==> flow/design.v <==
module migacz(
	input clk,
	input migaj,
	output miganie
);
reg miganiex = 0;
reg miganiexx = 0;
reg[9:0] licz = 0;
reg[9:0] nlicz = 0;
always@( posedge clk )begin
	licz <= nlicz;
	miganiex <= miganiexx;
end
always@( * )begin
	nlicz = 0;
	miganiexx = miganiex;
	if(~migaj) begin
		nlicz = licz + 1;
		if(nlicz == 0)begin
			miganiexx = ~miganiex;
		end
	end else
	begin
		miganiexx = 0;
	end
end
assign miganie = miganiexx;
endmodule
module krop(
	input miganie,
	input on,
	input mode,
	input[3:0] rendered,
	output kropka
);
reg out=1;
always@( * )begin
	if(on && (~miganie) )begin
		if(~mode)begin
			case(rendered)
				0: out = 0;
				1: out = 1;
				2: out = 0;
				3: out = 1;
				default: out = 1;
			endcase
		end else
		begin
			case(rendered)
				0: out = 1;
				1: out = 1;
				2: out = 1;
				3: out = 0;
				default: out = 1;
			endcase
		end
	end else
	begin
		out = 1;
	end
end
assign kropka = out;
endmodule
module display(
	input clk,
	input[6:0] number1,
	input[6:0] number2,
	input[6:0] number3,
	input[6:0] number4,
	output[1:0] rendered,
	output[6:0] fnumber,
	output displaying,
	output[3:0] select
);
reg[6:0] fnumberx;
reg[3:0] ssselect = 4'd0;
reg[3:0] sselect;
reg[1:0] numx=2'd0;
reg[1:0] nnumx=2'd0;
reg savebit=0;
reg display=0;
always@(posedge clk)begin
	fnumberx <= ffnumberx;
	sselect <= ssselect;
	numx <= nnumx;
	pik <=npik;
end
reg[6:0] ffnumberx;
reg[6:0] fffnumberx;
reg[8:0] pik = 0;
reg[8:0] npik = 0;
always@( * )begin
	npik = pik + 1;
	nnumx = numx;
	ssselect = 4'b1111;
	ffnumberx = fnumberx;
	ssselect = sselect;
	case(nnumx)
		0: ssselect = 4'b1110;
		1: ssselect = 4'b1101;
		2: ssselect = 4'b1011;
		3: ssselect = 4'b0111; 
	endcase
	if(npik == 0)begin
		nnumx = numx + 1;
		case(nnumx)
			0: ffnumberx = number1;
			1: ffnumberx = number2;
			2: ffnumberx = number3;
			3: ffnumberx = number4;
		endcase
	end
	if(npik > 127) begin
		display = 1;
		fffnumberx = ffnumberx;
	end else
	begin
		display = 0;
		fffnumberx = 7'b1111111;
	end
end
assign rendered = nnumx;
assign fnumber = fffnumberx;
assign select = ssselect;
assign displaying = display;
endmodule
module seg7(
	input[3:0] cyfra,
	input restarted,
	output[6:0] led
);
reg[6:0] seg;
always@( * )begin
	if(restarted)begin
		seg = 7'b1111110;
	end else
	begin
		case(cyfra) 
			4'd0 : seg = 7'b0000001;
			4'd1 : seg = 7'b1001111;
			4'd2 : seg = 7'b0010010;
			4'd3 : seg = 7'b0000110;
			4'd4 : seg = 7'b1001100;
			4'd5 : seg = 7'b0100100;
			4'd6 : seg = 7'b0100000;
			4'd7 : seg = 7'b0001111;
			4'd8 : seg = 7'b0000000;
			4'd9 : seg = 7'b0000100;
			4'd10 : seg = 7'b1111110; 
			default : seg = 7'b1111111; 
		endcase
	end
end
assign led = seg;
endmodule
## Step by step through the tools: display

What the tools print for display, step after step.
Lines are those of the file above, counted from 1.
Operators carry their Yosys type and port widths (W data, S select, Z words).
Library cell names are shortened.
The mark - stands for no value.

- Top module: display
- Clock port: clk
- Library: sky130hd
- Timing corner: tt_025C_1v80

## Word level

Counts by Yosys on the flattened word-level netlist (proc, flatten, opt, wreduce; memories kept). Register bits leave out memories and registers merged into their read ports (data or address); mux counts leave out enables and synchronous resets folded into registers. Print and check cells are left out. Cells with the same type and inputs are merged into one.

- $add $sub $neg: 2
- Order comparisons: 1
- Equality and inequality tests: 6
- Multiplexer cells: 6
- Reduce/logical cells: 3

Operators with widths:

| cell | count |
|---|---|
| $pmux W7 S4 | 1 |
| $pmux W4 S4 | 1 |
| $mux W7 | 2 |
| $add A9 B1 Y9 const B | 1 |
| $gt A9 B7 Y1 const B | 1 |
| $logic_not A9 Y1 | 1 |
| $eq A2 B2 Y1 const B | 4 |
| $eq A2 B1 Y1 const B | 2 |
| $logic_not A2 Y1 | 2 |
| $add A2 B1 Y2 const B | 1 |
| $mux W2 | 1 |
| $mux W1 | 1 |

- Flip-flop bits (word level): 18
- Input bits: 29
- Output and inout bits: 14

## Depth

Longest topological path by Yosys (ltp), each cell counted once; first at word level (registers and memories cut), then after technology mapping (sequential cells cut; the memories' decode and read muxes count).

- Depth after elaboration: 5
- ABC_AREA: 0
- Depth in mapped cells: 7

## After synthesis

The flow's flattened synthesis, as Yosys stat reports it; memories are mapped. The netlist is that of the ABC_AREA named above (0 if unset); the other value can give another one.
The area totals of this step are shown rounded.

Cell types:

| type | count | area in all (µm²) |
|---|---|---|
| dfxtp_1 | 18 | 360.346 |
| ha_1 | 8 | 100.096 |
| mux2_2 | 8 | 90.086 |
| a222oi_1 | 7 | 70.067 |
| xnor2_1 | 6 | 52.55 |
| nand2_1 | 12 | 45.043 |
| nand2b_1 | 7 | 43.792 |
| xor2_1 | 5 | 43.792 |
| inv_1 | 11 | 41.29 |
| o21ai_0 | 7 | 35.034 |
| o41ai_4 | 1 | 27.526 |
| and4_4 | 2 | 22.522 |
| mux2i_4 | 1 | 22.522 |
| nand4_4 | 1 | 21.27 |
| clkbuf_1 | 4 | 15.014 |
| nand3_1 | 3 | 15.014 |
| nor3_1 | 3 | 15.014 |
| buf_2 | 2 | 10.01 |

Other cell types: 6; their cells: 6.

- Cells in the netlist: 112
- Synthesis area: 1,100 µm²
- Sequential part of the area: 360 µm²
- Mapped flip-flops: 18

## Worst setup path after synthesis

Path of least setup slack by OpenSTA after synthesis, without wires, with an ideal clock, recovery checks aside; 20% of the period is set as input and as output delay. Where synthesis merged equal registers, the netlist keeps one of their names.

- Path kind: reg2out
- Start point: register pik[3]
- End point: output rendered[1]
- Period: 2.16 ns
- External output delay: 0.432 ns
- Time at the first pin: 0.000 ns
- Data arrival time: 1.738 ns
- Required time: 1.728 ns
- Slack: -0.010 ns
- Path delay: 1.738 ns
- Stages: 6
- Synthesis period reached: 2.17 ns

"path delay" = arrival - input delay + setup time.
A path that ends at an output port has no setup time.
"stages" counts driving pins, that of a launching flip-flop among them; a cell with two outputs on the path counts twice.
"synthesis period reached" is the clock period less the worst setup slack; recovery checks do not enter. This is arithmetic on one report: input and output delays are still those of the set period (20% each).
The rows between start and end are the longest chain of elaborated cells between them; the timing report does not say that the signal goes this way. Where chains are equally long, one stands for them.
Each line given opens the expression or statement behind the cell; cells for indexed reads and writes are added by Yosys, which also makes memories of some case tables.

- Cells stage by stage: dfxtp_1 -> and4_4 -> and4_4 -> mux2i_4 -> nand4_4 -> mux2_2
- Length of the longest elaborated chain: 3
- Elaborated cells between the ends (all ways): 3
- RTL lines with such cells: 2
- Classes of those cells: 1 x add/sub; 1 x mux; 1 x reduce/logical

RTL lines, path after synthesis:

| element | RTL line | text |
|---|---|---|
| start: declaration | 90 | `reg[8:0] pik = 0;` |
| start: assignment | 86 | `pik <=npik;` |
| $add A9 B1 Y9 | 93 | `npik = pik + 1;` |
| $logic_not A9 Y1 | 104 | `if(npik == 0)begin` |
| $mux W2 | 104 |  |
| end: declaration | 70 | `output[1:0] rendered,` |

## Worst path after layout

Path of least setup slack in the final report of run A (OpenROAD, finished layout, wires in). Where an end is a register, its clock arrival counts in the times.

- Path kind: reg2out
- Start point: register pik[4]
- End point: output rendered[1]
- Period: 1.52 ns
- External output delay: 0.30 ns
- Time at the first pin: 0.27 ns
- Data arrival time: 2.05 ns
- Required time: 1.22 ns
- Slack: -0.83 ns
- Stages: 7

The rows between start and end are the longest chain of elaborated cells between them; the timing report does not say that the signal goes this way. Where chains are equally long, one stands for them.

- Cells stage by stage: dfxtp_2 -> and4_4 -> and4_4 -> mux2i_4 -> nand4_4 -> mux2_4 -> buf_6
- Length of the longest elaborated chain: 3
- Elaborated cells between the ends (all ways): 3
- RTL lines with such cells: 2
- Classes of those cells: 1 x add/sub; 1 x mux; 1 x reduce/logical

RTL lines, path post-layout:

| element | RTL line | text |
|---|---|---|
| start: declaration | 90 | `reg[8:0] pik = 0;` |
| start: assignment | 86 | `pik <=npik;` |
| $add A9 B1 Y9 | 93 | `npik = pik + 1;` |
| $logic_not A9 Y1 | 104 | `if(npik == 0)begin` |
| $mux W2 | 104 |  |
| end: declaration | 70 | `output[1:0] rendered,` |

Subject: display on sky130hd, stored results

Hello all,

display through Yosys and OpenROAD on sky130hd: 2 stored runs, unordered, with their settings and measured results. The constraints put input and output delay at 20% of the set period each and load the outputs with 0.01 pF.
"achieved clock period" means the clock period less the worst setup slack. The figure is calculated, with input and output delays left at 20% of the set period.
"time used up by the worst setup path" means the part of the period allowed to the worst setup path (the constraints hold back 20% at inputs and 20% at outputs) less its slack; where the path has registers, the arrival times of their clocks count too.
By "total power after layout" is meant OpenSTA's value without simulated activity: inputs other than the clock are taken to toggle once in ten clock periods, and the tool carries that through the logic.
Values from the reports are rounded here.

### Run A

==> flow/run.sh <==
#!/bin/bash
# the make line also repeats the synthesis and layout settings of config.mk as NAME=value (left out here)
make -C /OpenROAD-flow-scripts/flow DESIGN_CONFIG=/design/flow/config.mk WORK_HOME=/design/flow/orfs CLKGATE_MAP_FILE= finish
==> flow/config.mk <==
export PLATFORM = sky130hd
export DESIGN_NAME = display
export DESIGN_NICKNAME = display
export VERILOG_FILES = /design/flow/design.v
export SDC_FILE = /design/flow/constraint.sdc
export NUM_CORES = 4
export LEC_CHECK = 0
export CAP_MARGIN = 20
export CELL_PAD_IN_SITES_DETAIL_PLACEMENT = 2
export CELL_PAD_IN_SITES_GLOBAL_PLACEMENT = 3
export CORE_MARGIN = 2
export CORE_UTILIZATION = 24
export SETUP_SLACK_MARGIN = 0.44
export SLEW_MARGIN = 5
export TNS_END_PERCENT = 75
==> flow/constraint.sdc <==
create_clock -name core_clock -period 1.52 [get_ports {clk}]
set_input_delay 0.3040 -clock core_clock [delete_from_list [all_inputs] [get_ports {clk}]]
set_output_delay 0.3040 -clock core_clock [all_outputs]
set_load 0.01 [all_outputs]

Results of run A:
- Achieved clock period: 2.353 ns
- Standard-cell area of the final layout: 2,200 µm²
- Time used up by the worst setup path: 2.05 ns
- Critical path kind: reg2out
- Setup slack of the worst path: -0.83 ns
- Smallest hold slack: 0.47 ns
- Utilization in the final report: 50%
- Total negative setup slack: -14 ns
- Synthesis area: 1,100 µm²
- Total power after layout: 950 µW
- Die outline area: 5,000 µm²

### Run B

==> flow/run.sh <==
#!/bin/bash
# the make line also repeats the synthesis and layout settings of config.mk as NAME=value (left out here)
make -C /OpenROAD-flow-scripts/flow DESIGN_CONFIG=/design/flow/config.mk WORK_HOME=/design/flow/orfs CLKGATE_MAP_FILE= finish
==> flow/config.mk <==
export PLATFORM = sky130hd
export DESIGN_NAME = display
export DESIGN_NICKNAME = display
export VERILOG_FILES = /design/flow/design.v
export SDC_FILE = /design/flow/constraint.sdc
export NUM_CORES = 4
export LEC_CHECK = 0
export CAP_MARGIN = 20
export CORE_MARGIN = 2
export CORE_UTILIZATION = 40
export SLEW_MARGIN = 20
==> flow/constraint.sdc <==
create_clock -name core_clock -period 1.75 [get_ports {clk}]
set_input_delay 0.3500 -clock core_clock [delete_from_list [all_inputs] [get_ports {clk}]]
set_output_delay 0.3500 -clock core_clock [all_outputs]
set_load 0.01 [all_outputs]

Results of run B:
- Achieved clock period: 2.372 ns
- Standard-cell area of the final layout: 1,800 µm²
- Time used up by the worst setup path: 2.02 ns
- Critical path kind: reg2out
- Setup slack of the worst path: -0.62 ns
- Smallest hold slack: 0.48 ns
- Utilization in the final report: 73%
- Total negative setup slack: -6.1 ns
- Synthesis area: 1,100 µm²
- Total power after layout: 720 µW
- Die outline area: 3,100 µm²

Thanks
