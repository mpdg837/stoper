==> flow/design.v <==
module count(
	input mode,
	input clear,
	input in,
	input on,
	output restarted,
	output[3:0] liczba0,
	output[3:0] liczba1,
	output[3:0] liczba2,
	output[3:0] liczba3,
	output[3:0] save0,
	output[3:0] save1,
	output[3:0] save2,
	output[3:0] save3,
	output[3:0] save4,
	output[3:0] save5,
	output[3:0] save6
);
reg[3:0] wliczba01 = 4'd0;
reg[3:0] wliczba0 = 4'd0;
reg[3:0] wliczba1 = 4'd0;
reg[3:0] wliczba2 = 4'd0;
reg[3:0] wliczba3 = 4'd0;
reg[3:0] nliczba0 = 4'd0;
reg[3:0] nliczba1 = 4'd0;
reg[3:0] nliczba2 = 4'd0;
reg[3:0] nliczba3 = 4'd0;
reg[3:0] nliczba4 = 4'd0;
reg[3:0] nliczba5 = 4'd0;
reg[3:0] nliczba6 = 4'd0;
reg[3:0] nnliczba0 = 4'd0;
reg[3:0] nnliczba1 = 4'd0;
reg[3:0] nnliczba2 = 4'd0;
reg[3:0] nnliczba3 = 4'd0;
reg[3:0] nnliczba4 = 4'd0;
reg[3:0] nnliczba5 = 4'd0;
reg[3:0] nnliczba6 = 4'd0;
reg restartedx = 1;
reg nrestarted = 1;
always@ (posedge in)begin
	if(~ clear && on)begin
		nliczba6 <= 0;
		nliczba5 <= 0;
		nliczba4 <= 0;
		nliczba3 <= 0;
		nliczba2 <= 0;
		nliczba1 <= 0;
		nliczba0 <= 0;
		restartedx <= 1;
	end else 
	begin
		nliczba0 <= nnliczba0;
		nliczba1 <= nnliczba1;
		nliczba2 <= nnliczba2;
		nliczba3 <= nnliczba3;
		nliczba4 <= nnliczba4;
		nliczba5 <= nnliczba5;
		nliczba6 <= nnliczba6;
		wliczba01 <= nnliczba3;
		restartedx <= nrestarted;
	end
end
always@ (*)begin
	nrestarted = restarted;
	nnliczba0 = nliczba0;
	nnliczba1 = nliczba1;
	nnliczba2 = nliczba2;
	nnliczba3 = nliczba3;
	nnliczba4 = nliczba4;
	nnliczba5 = nliczba5;
	nnliczba6 = nliczba6;
	wliczba0 = 4'd11;
	wliczba1 = 4'd11;
	wliczba2 = 4'd11;
	wliczba3 = 4'd11;
	if(~ on)begin
		nrestarted = 0;
		nnliczba0 = nliczba0 + 1;
		if(nnliczba0 >9) begin
			nnliczba0 = 0;
			nnliczba1 = nliczba1 + 1;
		end
		if(nnliczba1 >9) begin
			nnliczba1 = 0;
			nnliczba2 = nliczba2 + 1;
		end
		if(nnliczba2 >9) begin
			nnliczba2 = 0;
			nnliczba3 = nliczba3 + 1;
		end
		if(nnliczba3 >9) begin
			nnliczba3 = 0;
			nnliczba4 = nliczba4 + 1;
		end
		if(nnliczba4 >5) begin
			nnliczba4 = 0;
			nnliczba5 = nliczba5 + 1;
		end
		if(nnliczba5 >9) begin
			nnliczba5 = 0;
			nnliczba6 = nliczba6 + 1;
		end
		if(nnliczba6 >5) begin
			nnliczba6 = 0;
			nnliczba5 = 0;
			nnliczba4 = 0;
			nnliczba3 = 0;
			nnliczba2 = 0;
			nnliczba1 = 0;
			nnliczba0 = 0;
		end
	end
	if(mode)
	begin
		wliczba0 = nnliczba0;
		wliczba1 = nnliczba1;
		wliczba2 = nnliczba2;
		wliczba3 = nnliczba3;
	end
	else begin
		wliczba0 = wliczba01;
		wliczba1 = nnliczba4;
		wliczba2 = nnliczba5;
		wliczba3 = nnliczba6;
	end
end
assign restarted = restartedx;
assign liczba0 = wliczba0;
assign liczba1 = wliczba1;
assign liczba2 = wliczba2;
assign liczba3 = wliczba3;
assign save0 = nnliczba0;
assign save1 = nnliczba1;
assign save2 = nnliczba2;
assign save3 = nnliczba3;
assign save4 = nnliczba4;
assign save5 = nnliczba5;
assign save6 = nnliczba6;
endmodule
# [Tool chain data of count]
# The steps from the RTL of count to its reports follow in flow order.
# Lines are those of the file above, counted from 1.
# Operators: Yosys type, input widths -> output width; for muxes data width and select width s.
# A cell with n/a has no value.
[inputs] design="count" clock_port="in" cell_library="sky130hd" lib_corner="tt_025C_1v80"

# [After elaboration]
# Source: Yosys, flattened and elaborated, memories not mapped. Widths are those after wreduce. Registers that Yosys merges into a memory's read port (data or address) are not register bits. Print and check cells do not count. Equal cells are merged and count once.
[word_totals] latch_bits=0 out_inout_bits=45 mem_bits_rw=0 rom_bits=0 clocked_rd_ports_x_width=0 ff_bits=33 inputBits=4 memories=0
[classes] mux=36 bitwise=1 shift=0 n_div=0 eq_ne=0 addsub=7 n_reduce_logical=1 n_cmp=7 n_mul=0
[ops] operator="$mux 4" n=36
[ops] operator="$add 4x1->4 const B" n=7
[ops] operator="$gt 4x4->1 const B" n=5
[ops] operator="$gt 4x3->1 const B" n=2
[ops] operator="$logic_and 1x1->1" n=1
[ops] operator="$not 1->1" n=1

# [Longest topological paths]
# Depth = most cells in a row (Yosys ltp): at word level without a register or memory, in the mapped netlist without a sequential cell, where the memories' decode and read muxes count.
[logic_depth] word_depth=23 ABC_AREA=0 ltp_mapped=16 depth_no_buf=13

# [After synthesis]
# The flow's flattened synthesis, as Yosys stat reports it; memories are mapped. The netlist is that of the ABC_AREA named above (0 if unset); the other value can give another one.
# The area totals of this step are shown rounded.
[mapped] buf_cells=30 yosys_area_um2=3055 ffs=33 seq_area_um2=700.7 cells=422
[by_type] type="sky130_fd_sc_hd__dfxtp_1" n=29
[by_type] type="sky130_fd_sc_hd__nand2_1" n=42
[by_type] type="sky130_fd_sc_hd__nor2_1" n=40
[by_type] type="sky130_fd_sc_hd__a21oi_1" n=24
[by_type] type="sky130_fd_sc_hd__edfxtp_1" n=4
[by_type] type="sky130_fd_sc_hd__a31oi_1" n=19
[by_type] type="sky130_fd_sc_hd__a32oi_1" n=13
[by_type] type="sky130_fd_sc_hd__ha_1" n=8
[by_type] type="sky130_fd_sc_hd__nand3_1" n=20
[by_type] type="sky130_fd_sc_hd__o21ai_0" n=19
[by_type] type="sky130_fd_sc_hd__nor3_1" n=17
[by_type] type="sky130_fd_sc_hd__inv_1" n=21
[by_type] type="sky130_fd_sc_hd__clkbuf_1" n=19
[by_type] type="sky130_fd_sc_hd__nand4_1" n=11
[by_type] type="sky130_fd_sc_hd__and3_1" n=9
[by_type] type="sky130_fd_sc_hd__a41oi_1" n=6
[by_type] type="sky130_fd_sc_hd__and2_1" n=8
[by_type] type="sky130_fd_sc_hd__mux2i_1" n=5
# Other cell types: 59; their cells: 108.

# [Path before layout]
# Source: OpenSTA report_checks on the synthesized netlist (no wires, ideal clock, input and output delay 20% of the period each), path of least setup slack; recovery checks are left aside. Register names are those of the netlist, which keeps one name where synthesis merged equal registers.
[synth_path] kind="flip-flop to output port" start="register nliczba0[0]" end="output port liczba2[2]" required_ps=3720 path_delay_ps=3614 launch_ps=0 path_stages=15 path_slack_ps=106 arrival_time_ps=3614 path_buffers=2 period_ps=4650 output_delay_ps=930 period_less_setup_slack_ps=4544
# "path_delay_ps" is the arrival time less input delay plus setup time.
# A path that ends at an output port has no setup time.
# "path_stages" counts driving pins, that of a launching flip-flop among them; a cell with two outputs on the path counts twice.
# "period_less_setup_slack_ps" = period - worst setup slack (recovery checks aside). The figure is calculated, with input and output delays left at 20% of the set period.
# Between the ends stands the longest chain of elaborated cells between them, by number of cells; it is not shown to be the way that was timed. Of several equally long chains one is given.
# A line is the first line of the expression or statement that the cell stems from. Yosys adds cells for indexed reads and writes and turns some case tables into memories.
[synth_between] path_cell_list="sky130_fd_sc_hd__dfxtp_1 -> sky130_fd_sc_hd__ha_1 -> sky130_fd_sc_hd__nand2b_1 -> sky130_fd_sc_hd__nor3b_2 -> sky130_fd_sc_hd__nor2_4 -> sky130_fd_sc_hd__mux2i_2 -> sky130_fd_sc_hd__nor3_2 -> sky130_fd_sc_hd__or4b_4 -> sky130_fd_sc_hd__and3_4 -> sky130_fd_sc_hd__buf_6 -> sky130_fd_sc_hd__o32ai_2 -> sky130_fd_sc_hd__buf_6 -> sky130_fd_sc_hd__o31ai_2 -> sky130_fd_sc_hd__or4_4 -> sky130_fd_sc_hd__a32oi_1" elab_chain_len=23 cells_between=27 cone_lines=10 classes_between="add/sub (1); compare (7); mux (19)"
[synth_lines] item="start: declaration" line_no=24 text="reg[3:0] nliczba0 = 4'd0;"
[synth_lines] item="start: assignment" line_no=48 text="nliczba0 <= 0;"
[synth_lines] item="start: assignment" line_no=52 text="nliczba0 <= nnliczba0;"
[synth_lines] item="$add 4x1->4" line_no=78 text="nnliczba0 = nliczba0 + 1;"
[synth_lines] item="$gt 4x4->1" line_no=79 text="if(nnliczba0 >9) begin"
[synth_lines] item="$mux 4" line_no=79
[synth_lines] item="$mux 4" line_no=76 text="if(~ on)begin"
[synth_lines] item="$gt 4x4->1" line_no=83 text="if(nnliczba1 >9) begin"
[synth_lines] item="$mux 4" line_no=83
[synth_lines] item="$mux 4" line_no=76
[synth_lines] item="(+9 left out)"
[synth_lines] item="$gt 4x4->1" line_no=99 text="if(nnliczba5 >9) begin"
[synth_lines] item="$mux 4" line_no=99
[synth_lines] item="$mux 4" line_no=76
[synth_lines] item="$gt 4x3->1" line_no=103 text="if(nnliczba6 >5) begin"
[synth_lines] item="$mux 4" line_no=103
[synth_lines] item="$mux 4" line_no=76
[synth_lines] item="$mux 4" line_no=113 text="if(mode)"
[synth_lines] item="end: declaration" line_no=9 text="output[3:0] liczba2,"

# Below are 2 stored runs of the flow (Yosys, OpenROAD; platform sky130hd) on count, each with its settings, unordered. Constraints: input delay and output delay 20% of the set period each, output load 0.01 pF.
run="run 1" settings period_ns=8.56 CORE_UTILIZATION=51 SETUP_SLACK_MARGIN=2.38 PLACE_DENSITY=0.78 CELL_PAD_IN_SITES_GLOBAL_PLACEMENT=2 GPL_TIMING_DRIVEN=1 GPL_ROUTABILITY_DRIVEN=0 CTS_CLUSTER_SIZE=37 CTS_CLUSTER_DIAMETER=83 SLEW_MARGIN=40 MIN_ROUTING_LAYER="met2" MAX_ROUTING_LAYER="met5" CAP_MARGIN=20 CORE_MARGIN=2
run="run 1" outcome="unfinished; error GPL-0301 in placement"
run="run 2" settings period_ns=4.07 CORE_UTILIZATION=65 SETUP_SLACK_MARGIN=0.02 HOLD_SLACK_MARGIN=0.0 CORE_MARGIN=10 CELL_PAD_IN_SITES_GLOBAL_PLACEMENT=2 CELL_PAD_IN_SITES_DETAIL_PLACEMENT=0 ABC_AREA=0 GPL_TIMING_DRIVEN=1 GPL_ROUTABILITY_DRIVEN=0 CTS_CLUSTER_DIAMETER=139 CAP_MARGIN=20 SLEW_MARGIN=15 MAX_ROUTING_LAYER="met4"
run="run 2" outcome="unfinished; error GPL-0301 in placement"
