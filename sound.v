==> flow/design.v <==
module sound(
	input clk,
	input in,
	output out
);
reg sound = 1;
reg nsound = 1;
reg[14:0] licz = 0;
reg[14:0] nlicz = 0;
always@ (posedge clk)begin
	sound <= nsound;
	licz <= nlicz;
end
always@ ( * )begin
	if(in)begin
		if(licz < 32000) begin
			nsound = 0;
			nlicz = licz + 1;
		end else
		begin
			nlicz = licz;
			nsound = 1;
		end
	end else
	begin 
		nsound = 1;
		nlicz = 0;
	end
end
assign out = nsound;
endmodule
# Reports on sound
# Tool output for the design above, in the order of the flow.
# Line numbers count from 1 in the design file above.
# Operators carry their Yosys type and port widths (W data, S select, Z words).
# Cell names lack the library's common part.
# A cell with n/a has no value.
[setup]
top_module = "sound"
clk_port = "clk"
cell_library = "sky130hd"
pvt_corner = "tt_025C_1v80"

# Word level
# Counts by Yosys on the flattened word-level netlist (proc, flatten, opt, wreduce; memories kept). Register bits leave out memories and registers merged into their read ports (data or address); mux counts leave out enables and synchronous resets folded into registers. Print and check cells are left out. Cells with the same type and inputs are merged into one.
[bits]
wordCells = 5
reg_bits = 15
output_inout_bits = 1
[op_classes]
n_mux = 2
compare = 1
n_addsub = 1
[op_table]
columns = ["cell", "count"]
rows = [
  ["$add A15 B1 Y15 const B", 1],
  ["$lt A15 B15 Y1 const B", 1],
  ["$mux W1", 2],
]

# Longest topological paths
# Depth = most cells in a row (Yosys ltp): at word level without a register or memory, in the mapped netlist without a sequential cell, where the memories' decode and read muxes count.
[logic_depth]
ltp_word = 3
ABC_AREA = 0
mapped_depth = 5

# Netlist
# The flow's flattened synthesis, as Yosys stat reports it; memories are mapped. The netlist is that of the ABC_AREA named above (0 if unset); the other value can give another one.
# Totals and module areas in this step are rounded.
[by_type]
columns = ["cell", "count", "area_total_um2"]
rows = [
  ["dfxtp_1", 15, 300.288],
  ["xor2_1", 7, 61.309],
  ["nor2_1", 12, 45.043],
  ["mux2i_1", 3, 30.029],
  ["and4_1", 3, 26.275],
  ["o2111ai_1", 3, 26.275],
  ["buf_6", 2, 22.522],
  ["nand4_4", 1, 21.27],
  ["o211ai_4", 1, 21.27],
  ["nand2_1", 5, 18.768],
  ["o21ai_4", 1, 16.266],
  ["o211ai_1", 2, 15.014],
  ["o21ai_0", 3, 15.014],
  ["and3_1", 2, 12.512],
  ["ha_1", 1, 12.512],
  ["nand3_1", 2, 10.01],
  ["o211a_1", 1, 10.01],
  ["o311a_1", 1, 10.01],
]
# Not listed: further types 11, cells in them 11.
[synth_totals]
sequential_area_um2 = 300
stdcells = 76
ff_cells = 15
area_um2 = 743

# Worst setup path after synthesis
# OpenSTA on the mapped netlist: ideal clock, no wires. The path of least setup slack (recovery checks aside). Input and output delay are each 20% of the period. Register names are those of the netlist, which keeps one name where synthesis merged equal registers.
[synth_timing]
path_kind = "reg2out"
from = "register licz[10]"
to = "output port out"
tclk_ns = 1.47
out_delay_ns = 0.294
path_stages = 5
t_arrival_ns = 1.059
n_path_buf = 1
path_delay_ns = 1.059
setup_slack_ns = 0.117
period_less_setup_slack_ns = 1.353
# "path_delay_ns" = arrival - input delay + setup time.
# At an output port there is no setup time.
# "path_stages": output pins that drive a net of the path, with the launching flip-flop's if there is one; two outputs of one cell count as two.
# "period_less_setup_slack_ns" = period - worst setup slack (recovery checks aside). The figure is calculated, with input and output delays left at 20% of the set period.
# The rows between start and end are the longest chain of elaborated cells between them; the timing report does not say that the signal goes this way. Where chains are equally long, one stands for them.
# Each line given opens the expression or statement behind the cell; cells for indexed reads and writes are added by Yosys, which also makes memories of some case tables.
[synth_between]
path_cell_list = "dfxtp_1 nand4_4 or2_1 buf_6 nand2_1"
elab_chain_len = 3
[synth_rtl]
columns = ["element", "line", "text"]
rows = [
  ["start, declared", 8, "reg[14:0] licz = 0;"],
  ["start, assigned", 12, "licz <= nlicz;"],
  ["$lt A15 B15 Y1", 16, "if(licz < 32000) begin"],
  ["$mux W1", 16, ""],
  ["$mux W1", 15, "if(in)begin"],
  ["end, declared", 4, "output out"],
]

# Timing after layout
# From the final timing report of flow run 1: the path of least setup slack in the routed layout; clock arrival at registers is part of the times.
[layout_timing]
path_kind = "reg2out"
from = "register licz[12]"
to = "output port out"
setup_slack_ns = -0.45
t_arrival_ns = 1.17
out_delay_ns = 0.18
n_path_buf = 1
path_stages = 5
tclk_ns = 0.907
# The rows between start and end are the longest chain of elaborated cells between them; the timing report does not say that the signal goes this way. Where chains are equally long, one stands for them.
[layout_between]
path_cell_list = "dfxtp_2 nand4_4 or2_1 nand2_1 buf_2"
elab_chain_len = 3
[layout_rtl]
columns = ["element", "line", "text"]
rows = [
  ["start, declared", 8, "reg[14:0] licz = 0;"],
  ["start, assigned", 12, "licz <= nlicz;"],
  ["$lt A15 B15 Y1", 16, "if(licz < 32000) begin"],
  ["$mux W1", 16, ""],
  ["$mux W1", 15, "if(in)begin"],
  ["end, declared", 4, "output out"],
]

# Measured results for sound: 2 stored runs of the Yosys and OpenROAD flow on sky130hd. The settings differ; the order carries no meaning. The constraints put input and output delay at 20% of the set period each and load the outputs with 0.01 pF.
# "achieved_period_ns" is the run's clock period less its worst setup slack. It is reckoned from that one timing run; input and output delays stay at 20% of the period that was set.
# "worst_path_allowed_less_slack_ns" means the part of the period allowed to the worst setup path (the constraints hold back 20% at inputs and 20% at outputs) less its slack; where the path has registers, the arrival times of their clocks count too.
# "fin_power_mw": no workload was simulated; the value follows from the tool's default switching activity.
# The measured numbers are rounded.

[[run]]
name = "flow run 1"
[run.settings]
period_ns = 0.907
CORE_UTILIZATION = 33
PLACE_DENSITY = 0.87
CORE_MARGIN = 5
CELL_PAD_IN_SITES_GLOBAL_PLACEMENT = 1
TNS_END_PERCENT = 80
CAP_MARGIN = 5
SLEW_MARGIN = 25
MIN_ROUTING_LAYER = "met1"
[run.results]
setup_tns_ns = -5.23
worst_path_allowed_less_slack_ns = 1.17
timing.worst_path_kind = "reg2out"
achieved_period_ns = 1.353
fin_power_mw = 1.15
synth_chip_area_um2 = 743
dieArea_um2 = 3300
final_cell_area_um2 = 1120
worst_setup_slack_ns = -0.446
finalUtil_pct = 51.1
hold_ws_ns = 0.502

[[run]]
name = "flow run 2"
[run.settings]
period_ns = 1.56
CORE_UTILIZATION = 56
SETUP_SLACK_MARGIN = 0.28
PLACE_DENSITY = 0.74
CORE_ASPECT_RATIO = 1.15
CORE_MARGIN = 6
CELL_PAD_IN_SITES_GLOBAL_PLACEMENT = 3
CELL_PAD_IN_SITES_DETAIL_PLACEMENT = 0
GPL_ROUTABILITY_DRIVEN = 0
MIN_ROUTING_LAYER = "met1"
CAP_MARGIN = 20
SLEW_MARGIN = 20
[run.results]
outcome = "no results, placement failed with GPL-0301"
